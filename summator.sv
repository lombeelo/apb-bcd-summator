==> flow/design.v <==
module bcdAdder #(
    parameter argWidth = 16
) (
    input clk,
    input resetn,
    input [argWidth-1:0] arg1,
    input [argWidth-1:0] arg2,
    input start,
    output wire busy,
    output reg overflow,
    output logic [argWidth-1:0] result
);
  localparam sumCount = argWidth / 4 + 1;
  localparam counterWidth = $clog2(sumCount) + 1;
  bcdDigitAdder bcdDigitAdderInst (
      .a(digit1),
      .b(digit2),
      .p_in(p_in),
      .p_out(p_out),
      .sum(digitRes)
  );
  logic [argWidth-1:0] a;
  logic [argWidth-1:0] b;
  logic p;
  logic busyReg;
  assign busy = busyReg;
  logic [3:0] digit1;
  logic [3:0] digit2;
  wire [3:0] digitRes;
  logic p_in;
  wire p_out;
  logic [counterWidth-1:0] counter;
  always @(posedge clk, negedge resetn) begin
    if (!resetn) begin
      digit1 = 0;
      digit2 = 0;
      p_in = 0;
      result = 0;
      overflow = 0;
      counter = 0;
      busyReg = 0;
    end else begin
      if (start && !busyReg) begin
        busyReg = 1;
        counter = 0;
        p_in = 0;
        p = 0;
        a = arg1;
        b = arg2;
      end
      if (busyReg) begin
        digit1 = a[3:0];
        digit2 = b[3:0];
        result = result >> 4;
        result[argWidth-1:argWidth-4] = digitRes;
        p = p_out;
        overflow = p;
        p_in = p;
        a = a >> 4;
        b = b >> 4;
        counter = counter + 1;
        if (counter == sumCount) busyReg <= 0;
      end
    end
  end
endmodule
module bcdDigitAdder (
    input [3:0] a,
    input [3:0] b,
    input p_in,
    output p_out,
    output [3:0] sum
);
    logic [4:0] temp;
    assign sum = temp[3:0];
    assign p_out = temp[4];
    always @ ( * )
    begin
        temp = a + b + p_in;
        if (temp > 9)
        begin
            temp = temp + 6;
        end
    end
endmodule
module summator #(
    parameter summatorBaseAddr = 0,
    parameter addrWidth = 10,
    parameter dataWidth = 16
) (
    input aps_psel,
    input aps_penable,
    input reset_n,
    input clk,
    input aps_pwrite,
    input logic [addrWidth-1:0] aps_paddr,
    input logic [dataWidth-1:0] aps_pwdata,
    output logic [dataWidth-1:0] aps_prdata,
    output logic aps_pready,
    output logic aps_pslverr
);
  localparam STATE_IDLE = 0;
  localparam STATE_SETUP = 1;
  localparam STATE_WRITE = 2;
  localparam STATE_READ = 3;
  localparam SUM_ARG_LEN = dataWidth / 8;
  localparam MAX_ADDR = summatorBaseAddr + 2 ** addrWidth;
  localparam SUM_ARG1_ADDR = summatorBaseAddr;
  localparam SUM_ARG2_ADDR = SUM_ARG1_ADDR + SUM_ARG_LEN;
  localparam SUM_RES_ADDR = SUM_ARG2_ADDR + SUM_ARG_LEN;
  localparam SUM_STATUS_ADDR = SUM_RES_ADDR + SUM_ARG_LEN;
  logic [1:0] apb_state;
  logic [dataWidth-1:0] arg1;
  logic [dataWidth-1:0] arg2;
  logic [dataWidth-1:0] result;
  logic executing_flag;
  logic execute_queried_flag;
  logic overflow_flag;
  bcdAdder #(
      .argWidth(dataWidth)
  ) adderInst (
      .clk(clk),
      .resetn(reset_n),
      .arg1(arg1),
      .arg2(arg2),
      .start(execute_queried_flag),
      .busy(executing_flag),
      .overflow(overflow_flag),
      .result(result)
  );
  always @(posedge clk) begin
    if (!reset_n) begin
      apb_state <= STATE_IDLE;
      arg1 <= 0;
      arg2 <= 0;
      execute_queried_flag <= 0;
      aps_pslverr <= 0;
    end else begin
      execute_queried_flag = execute_queried_flag & executing_flag;
      if (aps_paddr >= summatorBaseAddr && aps_paddr <= MAX_ADDR) begin
        case (apb_state)
          STATE_IDLE: begin
            aps_prdata  <= 0;
            aps_pready  <= 0;
            aps_pslverr <= 0;
            if (aps_psel) apb_state <= STATE_SETUP;
          end
          STATE_SETUP: begin
            if (aps_psel && aps_penable) begin
              if (aps_pwrite) begin
                apb_state <= STATE_WRITE;
              end else begin
                apb_state <= STATE_READ;
              end
            end
          end
          STATE_WRITE: begin
            aps_pready <= 1;
            if (aps_psel && aps_penable) begin
              if (executing_flag) begin
                aps_pslverr <= 1;
              end else begin
                case (aps_paddr)
                  SUM_ARG1_ADDR:   arg1 <= aps_pwdata;
                  SUM_ARG2_ADDR:   arg2 <= aps_pwdata;
                  SUM_STATUS_ADDR: execute_queried_flag = aps_pwdata[0];
                endcase
              end
            end
            apb_state <= STATE_IDLE;
          end
          STATE_READ: begin
            aps_pready <= 1;
            if (aps_psel && aps_penable) begin
              if (executing_flag) begin
                aps_pslverr <= 1;
              end else begin
                case (aps_paddr)
                  SUM_ARG1_ADDR: aps_prdata <= arg1;
                  SUM_ARG2_ADDR: aps_prdata <= arg2;
                  SUM_RES_ADDR: aps_prdata <= result;
                  SUM_STATUS_ADDR: aps_prdata[0] <= overflow_flag;
                endcase
              end
            end
            apb_state <= STATE_IDLE;
          end
          default: begin
            apb_state <= STATE_IDLE;
          end
        endcase
      end
    end
  end
endmodule
# Reports on summator
# Tool output for the design above, in the order of the flow.
# Lines are those of the file above, counted from 1.
# Cell names lack the library's common part.
# Not given: -
# design
top_module	summator
clk_port	clk
lib	sky130hd
lib_corner	tt_025C_1v80

# Word level
# Source: Yosys, flattened and elaborated, memories not mapped. Widths are those after wreduce. Registers that Yosys merges into a memory's read port (data or address) are not register bits. Print and check cells do not count. Equal cells are merged and count once.
# bits
reg_bits	116
latchBits	0
mem_bits_rw	0
romBits	0
clocked_rd_ports_x_width	0
n_memories	0
inputBits	31
out_inout_bits	18
word_cells	97
# op_classes
n_addsub	4
mul	0
div_mod_pow	0
cmp	3
equal	15
n_shift	0
muxes	33
logic	2
reduce_and_logical	20
# op_table
cell	count
15-bit case mux with 3-bit select	1
16-bit two-way mux	2
15-bit case mux with 2-bit select	1
15-bit two-way mux	2
12-bit two-way mux	2
10-bit by 3-bit == test with 1-bit output with constant B	2
1-bit two-way mux	14
6-bit AND reduction	2
10-bit by 11-bit less-or-equal comparator with 1-bit output with constant B	1
10-bit by 1-bit >= comparator with 1-bit output with constant B	1
10-bit by 2-bit == test with 1-bit output with constant B	1
10-bit zero test	1
5-bit AND reduction	2
2-bit inequality test with constant B	4
4-bit AND reduction	2
4-bit two-way mux	2
1-bit case mux with 2-bit select	4
2-bit nonzero test	3
3-bit nonzero test	2
2-bit case mux with 3-bit select	1
4-bit by 4-bit adder with 5-bit output	1
5-bit by 1-bit adder with 5-bit output	1
5-bit by 3-bit adder with 5-bit output with constant B	1
5-bit by 4-bit greater-than comparator with 1-bit output with constant B	1
5-bit by 4-bit inequality test with 1-bit output with constant B	1
5-bit two-way mux	1
2-bit by 1-bit inequality test with 1-bit output with constant B	2
2-bit == test with constant B	2
# Other operator kinds: 14; their cells: 17.

# Longest topological paths
# Yosys ltp: most cells in a row. Word level: on the elaborated netlist, between registers, memories and ports. Mapped: between sequential cells and ports; inverters and the memories' decode and read muxes count.
# logic_depth
word_depth	7
abc_area	0
depth_mapped	10
mapped_depth_nobuf	8

# After synthesis
# The flow's flattened synthesis, as Yosys stat reports it; memories are mapped. The netlist is that of the ABC_AREA named above (0 if unset); the other value can give another one.
# by_type
cell_type	count	type_area_um2
edfxtp_1	49	1.47E+03
dfrtp_1	31	775.744
dfxtp_1	38	760.73
mux2i_1	66	660.634
nand2_1	101	379.114
nor2b_1	36	225.216
o21ai_0	36	180.173
a22oi_1	16	120.115
a21boi_1	15	112.608
clkbuf_1	21	78.826
ha_1	6	75.072
and2_1	9	56.304
inv_1	11	41.29
a21oi_1	8	40.038
fa_1	2	40.038
nor2_1	8	30.029
nand3_1	5	25.024
nor4b_4	1	23.773
# Not listed: further types 33, cells in them 50.
# synth_totals
stdcells	509
mapped_area_um2	5515.3
seqArea_um2	3007.9
flip_flops	118
n_buf	32
# By module: a second synthesis without flattening, with its own total; a netlist apart from the flattened one above.
# unflattened
hier_cells	499
area_unflattened_um2	5624.1
# Rows give one instance, submodules left out.
# by_module
module	instances	n_cells	area_um2	seq_area_um2
bcdAdder #(argWidth=16)	1	226	2889.0	1736.7
summator	1	247	2486.1	1271.2
bcdDigitAdder	1	26	249.0	0.0

# Timing after synthesis
# Path of least setup slack by OpenSTA after synthesis, without wires, with an ideal clock, recovery checks aside; 20% of the period is set as input and as output delay. Where synthesis merged equal registers, the netlist keeps one of their names.
# synth_path
kind	input-to-reg
startpoint	input port aps_paddr[0]
endpoint	register aps_prdata[10]
period_ns	6.0
input_delay_ns	1.200
setup_ns	0.410
launch_ns	1.200
arrival_time_ns	3.419
t_required_ns	5.590
slack_ns	2.171
delay_ns	2.629
stages	6
path_buffers	1
synth_period_reached_ns	3.829
# "delay_ns" = arrival - input delay + setup time.
# "stages" counts driving pins, that of a launching flip-flop among them; a cell with two outputs on the path counts twice.
# "synth_period_reached_ns" = period - worst setup slack (recovery checks aside). The figure is calculated, with input and output delays left at 20% of the set period.
# The rows between start and end are the longest chain of elaborated cells between them; the timing report does not say that the signal goes this way. Where chains are equally long, one stands for them.
# Each line given opens the expression or statement behind the cell; cells for indexed reads and writes are added by Yosys, which also makes memories of some case tables.
# At most two assigning lines are given for a register; there are more.
# Only ways into the end's enable, where the timed path ends, are counted here.
# synth_via
path_cell_list	or4_1 > buf_2 > nor2_4 > nand3_1 > a21o_1 > a21boi_0
elab_chain_len	3
cells_between	8
classes_between	compare: 2; eq/ne: 3; reduce/logical: 3
# synth_lines
item	line_no	rtl
start: declaration	96	input logic [addrWidth-1:0] aps_paddr,
10-bit by 1-bit >= comparator with 1-bit output	140	if (aps_paddr >= summatorBaseAddr && aps_paddr <= MAX_ADDR) begin
1-bit logical AND	140
6-bit AND reduction	-
end: assignment	179	SUM_ARG1_ADDR: aps_prdata <= arg1;
end: assignment	180	SUM_ARG2_ADDR: aps_prdata <= arg2;
end: declaration	98	output logic [dataWidth-1:0] aps_prdata,

# Path in the finished layout
# From the final timing report of flow run 1: the path of least setup slack in the routed layout; clock arrival at registers is part of the times.
# layout_path
kind	input-to-reg
startpoint	input port aps_paddr[0]
endpoint	register aps_prdata[4]
period_ns	5.39
input_delay_ns	1.08
setup_ns	0.31
launch_ns	1.08
arrival_time_ns	3.08
t_required_ns	5.49
slack_ns	2.41
stages	7
path_buffers	2
# The rows between start and end are the longest chain of elaborated cells between them; the timing report does not say that the signal goes this way. Where chains are equally long, one stands for them.
# At most two assigning lines are given for a register; there are more.
# Only ways into the end's enable, where the timed path ends, are counted here.
# layout_via
path_cell_list	clkdlybuf4s50_1 > or4_1 > nor2_4 > nand3_1 > a21o_1 > a21boi_1 > buf_4
elab_chain_len	3
cells_between	8
classes_between	compare: 2; eq/ne: 3; reduce/logical: 3
# layout_lines
item	line_no	rtl
start: declaration	96	input logic [addrWidth-1:0] aps_paddr,
10-bit by 1-bit >= comparator with 1-bit output	140	if (aps_paddr >= summatorBaseAddr && aps_paddr <= MAX_ADDR) begin
1-bit logical AND	140
6-bit AND reduction	-
end: assignment	179	SUM_ARG1_ADDR: aps_prdata <= arg1;
end: assignment	180	SUM_ARG2_ADDR: aps_prdata <= arg2;
end: declaration	98	output logic [dataWidth-1:0] aps_prdata,

# Top module summator; platform sky130hd; tools Yosys and OpenROAD; 2 stored runs in no particular order. Input and output delays are each 20% of the period that was set; the output load is 0.01 pF.
# "clock_period_reached_ns" is the run's clock period less its worst setup slack. It is reckoned from that one timing run; input and output delays stay at 20% of the period that was set.
# "design_power_w" rests on the timing tool's default activity at the inputs, not on a simulated workload.
# A setting shown as n/a is not set for that run.
run name	period_ns	CAP_MARGIN	CORE_MARGIN	CORE_UTILIZATION	SLEW_MARGIN	SETUP_SLACK_MARGIN	PLACE_DENSITY_LB_ADDON	CORE_ASPECT_RATIO	CELL_PAD_IN_SITES_GLOBAL_PLACEMENT	TNS_END_PERCENT	ABC_AREA	CTS_CLUSTER_SIZE	CTS_CLUSTER_DIAMETER	MIN_ROUTING_LAYER	MAX_ROUTING_LAYER	synth_chip_area_um2	design_die_area_um2	stdcell_area_um2	util_pct	timing.setup.ws_ns	setup_tns_ns	design_power_w	clock_period_reached_ns
flow run 1	5.39	20	2	40	20	n/a	n/a	n/a	n/a	n/a	n/a	n/a	n/a	n/a	n/a	5515.3	14744.0	6697.7	50.2	2.408	0.000	0.003131	2.982
flow run 2	4.11	20	9	38	20	-0.01	0.03	0.76	3	80	1	74	52	met1	met5	5286.3	18521.9	6508.7	48.0	1.422	0.000	0.00375	2.688
